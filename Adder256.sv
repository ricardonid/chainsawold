==> flow/design.v <==
localparam wordSize = 8;
typedef logic [wordSize - 1:0] wordType;
module Adder256
	(
	 input           clk,
	 input           rst,
	 input           valid_in,
	 input           last_in,
	 input  wordType data_in_0 ,
	 input  wordType data_in_1 ,
	 output logic    valid_out,
	 output logic    last_out,
	 output wordType data_out
	 );
	logic [wordSize:0] partial;
	always_ff @ (posedge clk) begin
		if (rst) begin
			valid_out         <= 0;
			last_out          <= 0;
			partial[wordSize] <= 0;
		end
		else begin
			if(last_in) begin  
				partial[wordSize-1:0] <= data_in_0 + data_in_1 + partial[wordSize];
				partial[wordSize]     <= 0;
			end
			else begin
				partial               <= data_in_0 + data_in_1 + partial[wordSize];
			end
			valid_out         <= valid_in;
			last_out          <= last_in;
		end
	end
	assign data_out = partial[wordSize - 1:0];
endmodule
# From RTL to reports: Adder256
# Tool output for the design above, in the order of the flow.
# Lines are those of the file above, counted from 1.
# Operators carry their Yosys type and port widths (W data, S select, Z words).
# Cell names lack the library's common part.
# The mark -- stands for no value.
# design
design,Adder256
clock,clk
library,sky130hd
lib_corner,tt_025C_1v80

# After elaboration
# Yosys after proc, flatten, opt, wreduce and memory -nomap, before mapping. Enables and synchronous resets that opt folds into registers are not counted as muxes. Memory bits, and registers merged into a memory's read port (data or address), are not among the register bits. Print and check cells are not counted.
# classes
muxes,1
reduce_and_logical,1
n_addsub,4
# ops
op,n
$add A8 B8 Y9,1
$add A9 B1 Y9,1
$add A8 B1 Y8,1
$add A8 B8 Y8,1
$mux W8,1
$reduce_or A2 Y1,1
# word_totals
reg_bits,11
out_inout_bits,10
inputBits,20
word_cells,10

# Depth
# Longest topological path by Yosys (ltp), each cell counted once; first at word level (registers and memories cut), then after technology mapping (sequential cells cut; the memories' decode and read muxes count).
# logic_depth
depth_word,3
abc_area,0
mapped_depth,6
ltp_nobuf,6

# Synthesis result
# The flow's flattened synthesis, as Yosys stat reports it; memories are mapped. The netlist is that of the ABC_AREA named above (0 if unset); the other value can give another one.
# The area totals of this step are shown rounded.
# mapped
mapped_area_um2,710
n_buf,10
ffs,11
mapped_cells,60
sequential_area_um2,300
# types
type,n,area_total_um2
edfxtp_1,8,240.23
ha_1,7,87.584
buf_4,8,60.058
dfxtp_1,3,60.058
xnor2_1,5,43.792
fa_1,2,40.038
nor2b_1,4,25.024
o21a_1,3,22.522
a21oi_2,2,17.517
a2111oi_2,1,15.014
a21oi_1,3,15.014
a311oi_2,1,15.014
nor2_1,4,15.014
nor2b_2,1,8.758
xor2_1,1,8.758
clkbuf_1,2,7.507
o22ai_1,1,6.256
or3_1,1,6.256
# Other cell types: 3; their cells: 3.

# Worst setup path after synthesis
# Path of least setup slack by OpenSTA after synthesis, without wires, with an ideal clock, recovery checks aside; 20% of the period is set as input and as output delay. Where synthesis merged equal registers, the netlist keeps one of their names.
# synth_timing
kind,input to register
from,input data_in_0[0]
to,register partial[6]
path_delay_ns,1.747
period_ns,2.33
t_arrival_ns,1.949
driving_pins,6
t_first_pin_ns,0.466
setup_ns,0.264
setup_slack_ns,0.117
path_buffers,0
input_delay_ns,0.466
required_ns,2.066
synth_period_reached_ns,2.213
# "path_delay_ns" = arrival - input delay + setup time.
# "driving_pins" counts driving pins, that of a launching flip-flop among them; a cell with two outputs on the path counts twice.
# "synth_period_reached_ns" = period - worst setup slack (recovery checks aside). The figure is calculated, with input and output delays left at 20% of the set period.
# Between the ends stands the longest chain of elaborated cells between them, by number of cells; it is not shown to be the way that was timed. Of several equally long chains one is given.
# A line is the first line of the expression or statement that the cell stems from. Yosys adds cells for indexed reads and writes and turns some case tables into memories.
# A register here has more assigning lines than the two given.
# synth_between
cell_sequence,fa_1 -> fa_1 -> a21oi_2 -> nor2b_2 -> a311oi_2 -> xnor2_1
elab_chain_len,3
cone_cells,5
lines_between,3
classes_between,4 x add/sub; 1 x mux
# synth_rtl
item,line,source
"start, declared",9,"input wordType data_in_0 ,"
$add A8 B8 Y9,28,partial <= data_in_0 + data_in_1 + partial[wordSize];
$add A9 B1 Y9,28,
$mux W8,23,if(last_in) begin
"end, assigned",24,partial[wordSize-1:0] <= data_in_0 + data_in_1 + partial[wordSize];
"end, assigned",28,
"end, declared",15,logic [wordSize:0] partial;

# Worst path after layout
# From the final timing report of job 2: the path of least setup slack in the routed layout; clock arrival at registers is part of the times.
# layout_timing
kind,register to register
from,register partial[8]
to,register partial[6]
setup_ns,0.25
driving_pins,7
period_ns,1.55
setup_slack_ns,-0.41
path_buffers,0
required_ns,1.53
t_first_pin_ns,0.23
t_arrival_ns,1.94
# Between the ends stands the longest chain of elaborated cells between them, by number of cells; it is not shown to be the way that was timed. Of several equally long chains one is given.
# A register here has more assigning lines than the two given.
# layout_between
cell_sequence,dfxtp_2 -> fa_2 -> fa_2 -> a21oi_2 -> nor2b_2 -> a311oi_2 -> xnor2_1
elab_chain_len,2
cone_cells,3
lines_between,3
classes_between,2 x add/sub; 1 x mux
# layout_rtl
item,line,source
"start, declared",15,logic [wordSize:0] partial;
"start, assigned",24,partial[wordSize-1:0] <= data_in_0 + data_in_1 + partial[wordSize];
"start, assigned",28,partial <= data_in_0 + data_in_1 + partial[wordSize];
$add A9 B1 Y9,28,
$mux W8,23,if(last_in) begin
"end, assigned",24,
"end, assigned",28,
"end, declared",15,

# 2 stored runs of Adder256 in the flow (synthesis by Yosys, layout by OpenROAD, sky130hd cells), in arbitrary order. Constraints: input delay and output delay 20% of the set period each, output load 0.01 pF.
# "achievedPeriod_ns" = clock period - worst setup slack. The figure is calculated, with input and output delays left at 20% of the set period.
# "timing.worst_path_ns": the worst setup path's part of the clock period (all of it between registers, 20% less for each end at a port) less its slack. A launch clock that arrives late makes it longer, a capture clock that arrives late makes it shorter.
# "power_total_uw" is the tool's figure for a default switching activity; nothing was simulated.
# The measured numbers are rounded.
# Among the settings, - means not set for that run.
# A result given as - is not shown for that run.
run,period_ns,CORE_UTILIZATION,PLACE_DENSITY_LB_ADDON,TNS_END_PERCENT,CTS_CLUSTER_SIZE,CTS_CLUSTER_DIAMETER,CAP_MARGIN,CORE_MARGIN,SLEW_MARGIN,HOLD_SLACK_MARGIN,CORE_ASPECT_RATIO,ABC_AREA,GPL_TIMING_DRIVEN,GPL_ROUTABILITY_DRIVEN,MIN_ROUTING_LAYER,timing.setup.ws_ns,timing.worst_path_ns,worst_path_kind,post_route_util_pct,achievedPeriod_ns,die_footprint_um2,hold_ws_ns,yosys.chip_area_um2,timing.setup.tns_ns,power_total_uw,cell_area_final_um2
job 1,2.0,66,0.29,10,34,339,20,2,20,-,-,-,-,-,-,-,-,-,-,-,-,-,-,-,-,-
job 2,1.55,18,0.26,-,-,-,30,2,20,0.03,1.24,0,0,1,met2,-0.41,1.96,register to register,30,1.958,4400,0.56,710,-1.2,970,1200
# Job 1: did not finish, placement stopped with FLW-0024
